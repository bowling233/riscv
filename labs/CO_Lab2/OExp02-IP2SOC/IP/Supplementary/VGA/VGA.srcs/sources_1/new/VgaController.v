==> flow/design.v <==
`timescale 1ns / 1ps
module VgaController(
    input wire clk,
    input wire rst,
    output wire [9:0] vga_x,
    output wire [8:0] vga_y,
    output reg hs,
    output reg vs,
    output wire video_on
);
    reg [9:0] h_count;
    reg [9:0] v_count;
    initial begin
        h_count <= 10'b0;
        v_count <= 10'b0;
    end
    always @(posedge clk) begin
        if (rst) begin
            h_count <= 10'b0;
        end else if (h_count == 10'd799) begin
            h_count <= 10'b0;
        end else begin
            h_count <= h_count + 1;
        end
    end
    always @(posedge clk) begin
        if (rst) begin
            v_count <= 10'b0;
        end else if (h_count == 10'd799) begin
            if (v_count == 10'd524) begin
                v_count <= 10'b0;
            end else begin
                v_count <= v_count + 1;
            end
        end
    end
    localparam HS_1 = 96;
    localparam VS_1 = 2;
    localparam HS_2 = 147;
    localparam VS_2 = 35;
    localparam WIDTH = 640;
    localparam HEIGHT = 480;
    wire h_sync, v_sync;
    assign h_sync = (h_count >= HS_1);
    assign v_sync = (v_count >= VS_1);
    assign video_on = (h_count >= HS_2)
                   && (h_count < HS_2 + WIDTH)
                   && (v_count > VS_2)
                   && (v_count < VS_2 + HEIGHT);
    assign vga_x = video_on ? h_count - HS_2 : 10'd0;
    assign vga_y = video_on ? v_count - VS_2 : 9'd0;
    always @(posedge clk) begin
        if (rst) begin
            hs <= 1;
            vs <= 1;
        end else begin
            hs <= h_sync;
            vs <= v_sync;
        end
    end
endmodule
From RTL to reports: VgaController
The steps from the RTL of VgaController to its reports follow in flow order. Lines are those of the file above, counted from 1. Operators: Yosys type, input widths -> output width; for muxes data width and select width s. Cell names lack the library's common part. Not given: -

Top: VgaController. Clock port: clk. Cell library: sky130hd. Timing corner: tt_025C_1v80.

Word level
Counts by Yosys on the flattened word-level netlist (proc, flatten, opt, wreduce; memories kept). Register bits leave out memories and registers merged into their read ports (data or address); mux counts leave out enables and synchronous resets folded into registers. Print and check cells are left out. Cells with the same type and inputs are merged into one.

The figure for output and inout bits is 22. For input bits the number is 2. For flip-flop bits (word level) the number is 22. The figure for cells after elaboration is 23.

The entry for equal/unequal tests reads 2. The figure for reduce/logical cells is 4. Under magnitude comparators stands 6. For $add $sub $neg the number is 4. Muxes and demuxes: 3.

Operators with widths (number): $add 10x1->10 const B (2); $lt 10x10->1 const B (2); $eq 10x10->1 const B (2); $mux 10 (2); $ge 10x2->1 const B (1); $gt 10x6->1 const B (1); $ge 10x7->1 const B (1); $sub 10x8->10 const B (1); $ge 10x8->1 const B (1); $sub 9x6->9 const B (1); $mux 9 (1); $logic_and 1x1->1 (3); $reduce_or 2->1 (1).

Logic depth
Longest topological path by Yosys (ltp), each cell counted once; first at word level (registers and memories cut), then after technology mapping (sequential cells cut; the memories' decode and read muxes count).

For word-level depth the number is 5. ABC_AREA: 1. Under gate-level depth with buffers stands 9. Under gate-level depth less buffers stands 9.

Mapped cells and area
Yosys stat after the flow's synthesis: flattened, memories mapped to cells. It holds for the ABC_AREA given above (unset counts as 0); a run with the other value may have another netlist. The area totals of this step are shown rounded.

Buffers: 6. The entry for cell area after synthesis reads 1700 µm². The figure for mapped flip-flops is 22. Mapped cells: 254. Area of sequential cells: 440 µm².

Cells by type: dfxtp_1 (number 22, total area 440.422 µm²); nand2_1 (number 50, total area 187.68 µm²); nor2_2 (number 25, total area 156.4 µm²); nor2_1 (number 32, total area 120.115 µm²); xor2_1 (number 12, total area 105.101 µm²); inv_1 (number 25, total area 93.84 µm²); nor2_4 (number 6, total area 67.565 µm²); a21oi_1 (number 13, total area 65.062 µm²); nand3_1 (number 13, total area 65.062 µm²); ha_1 (number 5, total area 62.56 µm²); nand3_2 (number 6, total area 60.058 µm²); inv_2 (number 10, total area 37.536 µm²); nand4_1 (number 5, total area 31.28 µm²); buf_6 (number 2, total area 22.522 µm²); o21ai_1 (number 4, total area 20.019 µm²); nand2_2 (number 3, total area 18.768 µm²); nand3_4 (number 1, total area 17.517 µm²); xnor2_1 (number 2, total area 17.517 µm²).

Not listed: further types 11, cells in them 18.

Timing after synthesis
Path of least setup slack by OpenSTA after synthesis, without wires, with an ideal clock, recovery checks aside; 20% of the period is set as input and as output delay. Where synthesis merged equal registers, the netlist keeps one of their names.

Kind: register to output. Start: register h_count[0]. End: output vga_x[8]. For delay of the path the number is 1297 ps. Under path buffers stands 1. External output delay: 500 ps. The entry for data required time reads 2000 ps. For period the number is 2500 ps. The entry for time at the first pin reads 0 ps. The entry for arrival time reads 1297 ps. The figure for slack is 703 ps. For stages on the path the number is 8. The figure for synthesis period reached is 1797 ps.

"delay of the path" is the arrival time less input delay plus setup time. A path that ends at an output port has no setup time. "stages on the path" counts driving pins, that of a launching flip-flop among them; a cell with two outputs on the path counts twice. "synthesis period reached" = period - worst setup slack (recovery checks aside). The figure is calculated, with input and output delays left at 20% of the set period. The rows between start and end are the longest chain of elaborated cells between them; the timing report does not say that the signal goes this way. Where chains are equally long, one stands for them. A line is the first line of the expression or statement that the cell stems from. Yosys adds cells for indexed reads and writes and turns some case tables into memories. At most two assigning lines are given for a register; there are more.

Cell sequence: dfxtp_1 > ha_1 > nand3_2 > nand3_2 > o21bai_1 > nand3_2 > buf_6 > nor2_2. For cells in the longest elaborated chain the number is 5. For elaborated cells between the ends (all ways) the number is 7. For RTL lines with such cells the number is 3. Classes of those cells: add/sub (1); compare (2); mux (1); reduce/logical (3).

RTL lines, path after synthesis: start: declaration (line 11) `reg [9:0] h_count;`; start: assignment (line 19) `h_count <= 10'b0;`; start: assignment (line 23) `h_count <= h_count + 1;`; $ge 10x8->1 (line 46) `assign video_on = (h_count >= HS_2)`; $logic_and 1x1->1 x3 (line 46); $mux 10 (line 50) `assign vga_x = video_on ? h_count - HS_2 : 10'd0;`; end: declaration (line 5) `output wire [9:0] vga_x,`.

Path in the finished layout
From the final timing report of job 1: the path of least setup slack in the routed layout; clock arrival at registers is part of the times. The path's times are printed in steps of 10 ps; the period is the one set.

Kind: register to output. Start: register h_count[0]. End: output vga_y[4]. The entry for arrival time reads 2280 ps. The entry for data required time reads 3360 ps. For period the number is 4200 ps. For stages on the path the number is 10. External output delay: 840 ps. The figure for slack is 1080 ps. The entry for time at the first pin reads 310 ps. Under path buffers stands 2.

The rows between start and end are the longest chain of elaborated cells between them; the timing report does not say that the signal goes this way. Where chains are equally long, one stands for them. At most two assigning lines are given for a register; there are more.

Cell sequence: dfxtp_1 > ha_1 > nand3_2 > nor2_1 > nor2_1 > nand2_1 > nand3_2 > buf_6 > nor2_2 > clkdlybuf4s50_1. For cells in the longest elaborated chain the number is 5. For elaborated cells between the ends (all ways) the number is 6. For RTL lines with such cells the number is 3. Classes of those cells: compare (2); mux (1); reduce/logical (3).

RTL lines, path post-layout: start: declaration (line 11) `reg [9:0] h_count;`; start: assignment (line 19) `h_count <= 10'b0;`; start: assignment (line 23) `h_count <= h_count + 1;`; $ge 10x8->1 (line 46) `assign video_on = (h_count >= HS_2)`; $logic_and 1x1->1 x3 (line 46); $mux 9 (line 51) `assign vga_y = video_on ? v_count - VS_2 : 9'd0;`; end: declaration (line 6) `output wire [8:0] vga_y,`.

Ticket comment

Record of 2 stored runs of the RTL-to-layout flow on VgaController, platform sky130hd. The runs are unordered. Constraints: input delay and output delay 20% of the set period each, output load 0.01 pF. "clock period reached" = clock period - worst setup slack. The figure is calculated, with input and output delays left at 20% of the set period. "worst path time": the worst setup path's part of the clock period (all of it between registers, 20% less for each end at a port) less its slack. A launch clock that arrives late makes it longer, a capture clock that arrives late makes it shorter. "total power of the final layout": no workload was simulated; the value follows from the tool's default switching activity. "worst path time" is known to 10 ps. The measured numbers are rounded.

Job 1 has these settings: period_ns 4.2; CORE_UTILIZATION 58; SETUP_SLACK_MARGIN -0.13; PLACE_DENSITY 0.82; CELL_PAD_IN_SITES_DETAIL_PLACEMENT 0; ABC_AREA 1; GPL_TIMING_DRIVEN 0; GPL_ROUTABILITY_DRIVEN 0; CTS_CLUSTER_DIAMETER 258; CAP_MARGIN 20; CORE_MARGIN 2; SLEW_MARGIN 20. The worst path time reads 2,280 ps. Type of the worst setup path: register to output. For the standard-cell area after layout the run shows 2,010 µm². The measured total die area is 3,380 µm². For the synthesized cell area the run shows 1,700 µm². The measured utilization after routing is 72.2%. For the total power of the final layout the run shows 0.355 mW. The worst hold slack in the final report stands at 503 ps. The measured worst setup slack after layout is 1,080 ps. The clock period reached is 3,125 ps. The summed negative setup slack is 0 ps.

Job 2 has these settings: period_ns 4.2; CORE_UTILIZATION 24; PLACE_DENSITY 0.79; CELL_PAD_IN_SITES_GLOBAL_PLACEMENT 2; CTS_CLUSTER_SIZE 91; SLEW_MARGIN 5; MIN_ROUTING_LAYER met1; CAP_MARGIN 20; CORE_MARGIN 2. The worst path time reads 3,020 ps. Type of the worst setup path: register to output. For the standard-cell area after layout the run shows 1,870 µm². The measured total die area is 7,190 µm². For the synthesized cell area the run shows 1,570 µm². The measured utilization after routing is 29.6%. For the total power of the final layout the run shows 0.374 mW. The worst hold slack in the final report stands at 543 ps. The measured worst setup slack after layout is 345 ps. The clock period reached is 3,855 ps. The summed negative setup slack is 0 ps.
